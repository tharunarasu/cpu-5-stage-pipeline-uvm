==> flow/design.v <==
module id_stage (
  input  logic        clk,
  input  logic        reset,
  input  logic [31:0] instr_in,       
  output logic [4:0]  rs,
  output logic [4:0]  rt,
  output logic [4:0]  rd,
  output logic [15:0] imm,
  output logic [31:0] reg1_data,
  output logic [31:0] reg2_data
);
  assign rs  = instr_in[25:21];
  assign rt  = instr_in[20:16];
  assign rd  = instr_in[15:11];
  assign imm = instr_in[15:0];
  reg_file rf (
    .clk(clk),
    .reset(reset),
    .rs(rs),
    .rt(rt),
    .reg1(reg1_data),
    .reg2(reg2_data)
  );
endmodule
module reg_file (
  input  logic        clk,
  input  logic        reset,
  input  logic [4:0]  rs, rt,
  output logic [31:0] reg1, reg2
);
  logic [31:0] regs[0:31];
  initial begin
    integer i;
    for (i = 0; i < 32; i++)
      regs[i] = i;
  end
  always_ff @(posedge clk) begin
    reg1 <= regs[rs];
    reg2 <= regs[rt];
  end
endmodule
## From RTL to reports: id_stage

The steps from the RTL of id_stage to its reports follow in flow order.
Line numbers count from 1 in the design file above.
Cell names lack the library's common part.
The mark n/a stands for no value.

- Top: id_stage
- Clock input: clk
- Cell library: sky130hd
- Library corner: tt_025C_1v80

## Word level

Source: Yosys, flattened and elaborated, memories not mapped. Widths are those after wreduce; folded enables and synchronous resets count as part of the registers. Registers that Yosys merges into a memory's read port (data or address) are not register bits. Print and check cells do not count. Equal cells are merged and count once.
Yosys's memory passes give these memory sizes; they may raise the number of words (mostly to a power of two), join words into wider ones and drop unused or constant bits.

- Flip-flop bits (word level): 64
- Word-level cells: 3
- Word width x clocked read ports: 10
- Input port bits: 34
- Bits in read-only memories: 160
- Memory cells: 1
- Output and inout bits: 95

Memory list:

| name | depth | bits a word | rd ports | write ports | line | text |
|---|---|---|---|---|---|---|
| rf.regs | 32 | 5 | 2 | 0 | 31 | `logic [31:0] regs[0:31];` |

## Longest topological paths

Depth = most cells in a row (Yosys ltp): at word level without a register or memory, in the mapped netlist without a sequential cell, where the memories' decode and read muxes count.

- Word-level depth: 0
- ABC_AREA: 0
- Depth in mapped cells: 1
- Mapped depth without buffers: 0

## Synthesis result

The flow's flattened synthesis, as Yosys stat reports it; memories are mapped. The netlist is that of the ABC_AREA named above (0 if unset); the other value can give another one.

- Sequential part of the area: 200.2 um^2
- Buffer cells: 85
- Cell area after synthesis: 842.1 um^2
- Mapped flip-flops: 10
- Cells in the netlist: 96

Cells by type:

| cell | number | total area (um^2) |
|---|---|---|
| buf_4 | 85 | 638.112 |
| dfxtp_1 | 10 | 200.192 |
| conb_1 | 1 | 3.754 |

By module: a second synthesis without flattening, with its own total; a netlist apart from the flattened one above.

- Cell total of the unflattened synthesis: 96
- Area (unflattened synthesis): 842.1 um^2

Rows give one instance, submodules left out.

By module:

| module | sequential area (um^2) | cells | area (um^2) | instances |
|---|---|---|---|---|
| reg_file | 200.2 | 65 | 609.3 | 1 |
| id_stage | 0.0 | 31 | 232.7 | 1 |

## Path before layout

OpenSTA on the mapped netlist: ideal clock, no wires. The path of least setup slack (recovery checks aside). Input and output delay are each 20% of the period. Register names are those of the netlist, which keeps one name where synthesis merged equal registers.

- Path type: register to output
- Start: register rf.reg1[0]
- End: output reg1_data[0]
- Data required time: 0.413 ns
- Clock period: 0.516 ns
- Launch time at the first pin: 0.000 ns
- External output delay: 0.103 ns
- Delay of the path: 0.331 ns
- Arrival: 0.331 ns
- Stages: 1
- Path slack: 0.082 ns
- Path buffers: 0
- Synthesis period reached: 0.434 ns

"delay of the path" is the arrival time less input delay plus setup time.
A path that ends at an output port has no setup time.
"stages": output pins that drive a net of the path, with the launching flip-flop's if there is one; two outputs of one cell count as two.
"synthesis period reached" is the clock period less the worst setup slack; recovery checks do not enter. This is arithmetic on one report: input and output delays are still those of the set period (20% each).

- Path through: dfxtp_1
- Length of the longest elaborated chain: 0
- Elaborated cells between the ends (all ways): 0
- Source lines of those cells: 0

RTL lines, path post-synthesis:

| element | line | text |
|---|---|---|
| from (decl) | 29 | `output logic [31:0] reg1, reg2` |
| to (decl) | 9 | `output logic [31:0] reg1_data,` |

## Path in the finished layout

Path of least setup slack in the final report of stored run 1 (OpenROAD, finished layout, wires in). Where an end is a register, its clock arrival counts in the times.

- Path type: register to output
- Start: register rf.reg1[2]
- End: output reg1_data[2]
- Path buffers: 1
- Arrival: 0.67 ns
- Launch time at the first pin: 0.24 ns
- Stages: 2
- Data required time: 0.69 ns
- Clock period: 0.866 ns
- External output delay: 0.17 ns
- Path slack: 0.02 ns

- Path through: dfxtp_2 -> buf_6
- Length of the longest elaborated chain: 0
- Elaborated cells between the ends (all ways): 0
- Source lines of those cells: 0

RTL lines, path post-layout:

| element | line | text |
|---|---|---|
| from (decl) | 29 | `output logic [31:0] reg1, reg2` |
| to (decl) | 9 | `output logic [31:0] reg1_data,` |

# Flow runs of id_stage

Settings and measured results of 2 stored flow runs for module id_stage (sky130hd), not sorted in any way. The constraints put input and output delay at 20% of the set period each and load the outputs with 0.01 pF.
By "period reached" is meant the clock period of the run minus its worst setup slack. This is arithmetic on one report: input and output delays are still those of the set period (20% each).
"critical setup path time" is the time allowed to the run's worst setup path (the clock period less input and output delay, where it has them) less its slack. Clock arrival times count: a late capture clock shortens it, a late launch clock lengthens it.
"power consumption" is the tool's figure for a default switching activity; nothing was simulated.
A setting shown as n/a is not set for that run.
Among the results, n/a means that no value is shown for the run.

| setting or result | stored run 1 | stored run 2 |
|---|---|---|
| period_ns | 0.866 | 0.413 |
| CORE_UTILIZATION | 23 | 60 |
| PLACE_DENSITY | 0.46 | n/a |
| CORE_ASPECT_RATIO | 0.63 | n/a |
| CELL_PAD_IN_SITES_GLOBAL_PLACEMENT | 0 | n/a |
| CELL_PAD_IN_SITES_DETAIL_PLACEMENT | 2 | 2 |
| ABC_AREA | 0 | n/a |
| GPL_TIMING_DRIVEN | 1 | n/a |
| SLEW_MARGIN | 40 | 30 |
| MAX_ROUTING_LAYER | met4 | n/a |
| CAP_MARGIN | 20 | 20 |
| CORE_MARGIN | 2 | 2 |
| SETUP_SLACK_MARGIN | n/a | 0.11 |
| PLACE_DENSITY_LB_ADDON | n/a | 0.28 |
| power consumption (uW) | 1341 | n/a |
| synthesized cell area (um^2) | 842.1 | n/a |
| worst setup slack after layout (ns) | 0.018 | n/a |
| critical setup path time (ns) | 0.67 | n/a |
| kind of the worst setup path | register to output | n/a |
| utilization after layout (%) | 22.6 | n/a |
| period reached (ns) | 0.848 | n/a |
| die footprint (um^2) | 4174.0 | n/a |
| setup total negative slack (ns) | 0.000 | n/a |
| post-route worst hold slack (ns) | 0.179 | n/a |

Stored run 2: no results, placement failed with DPL-0033
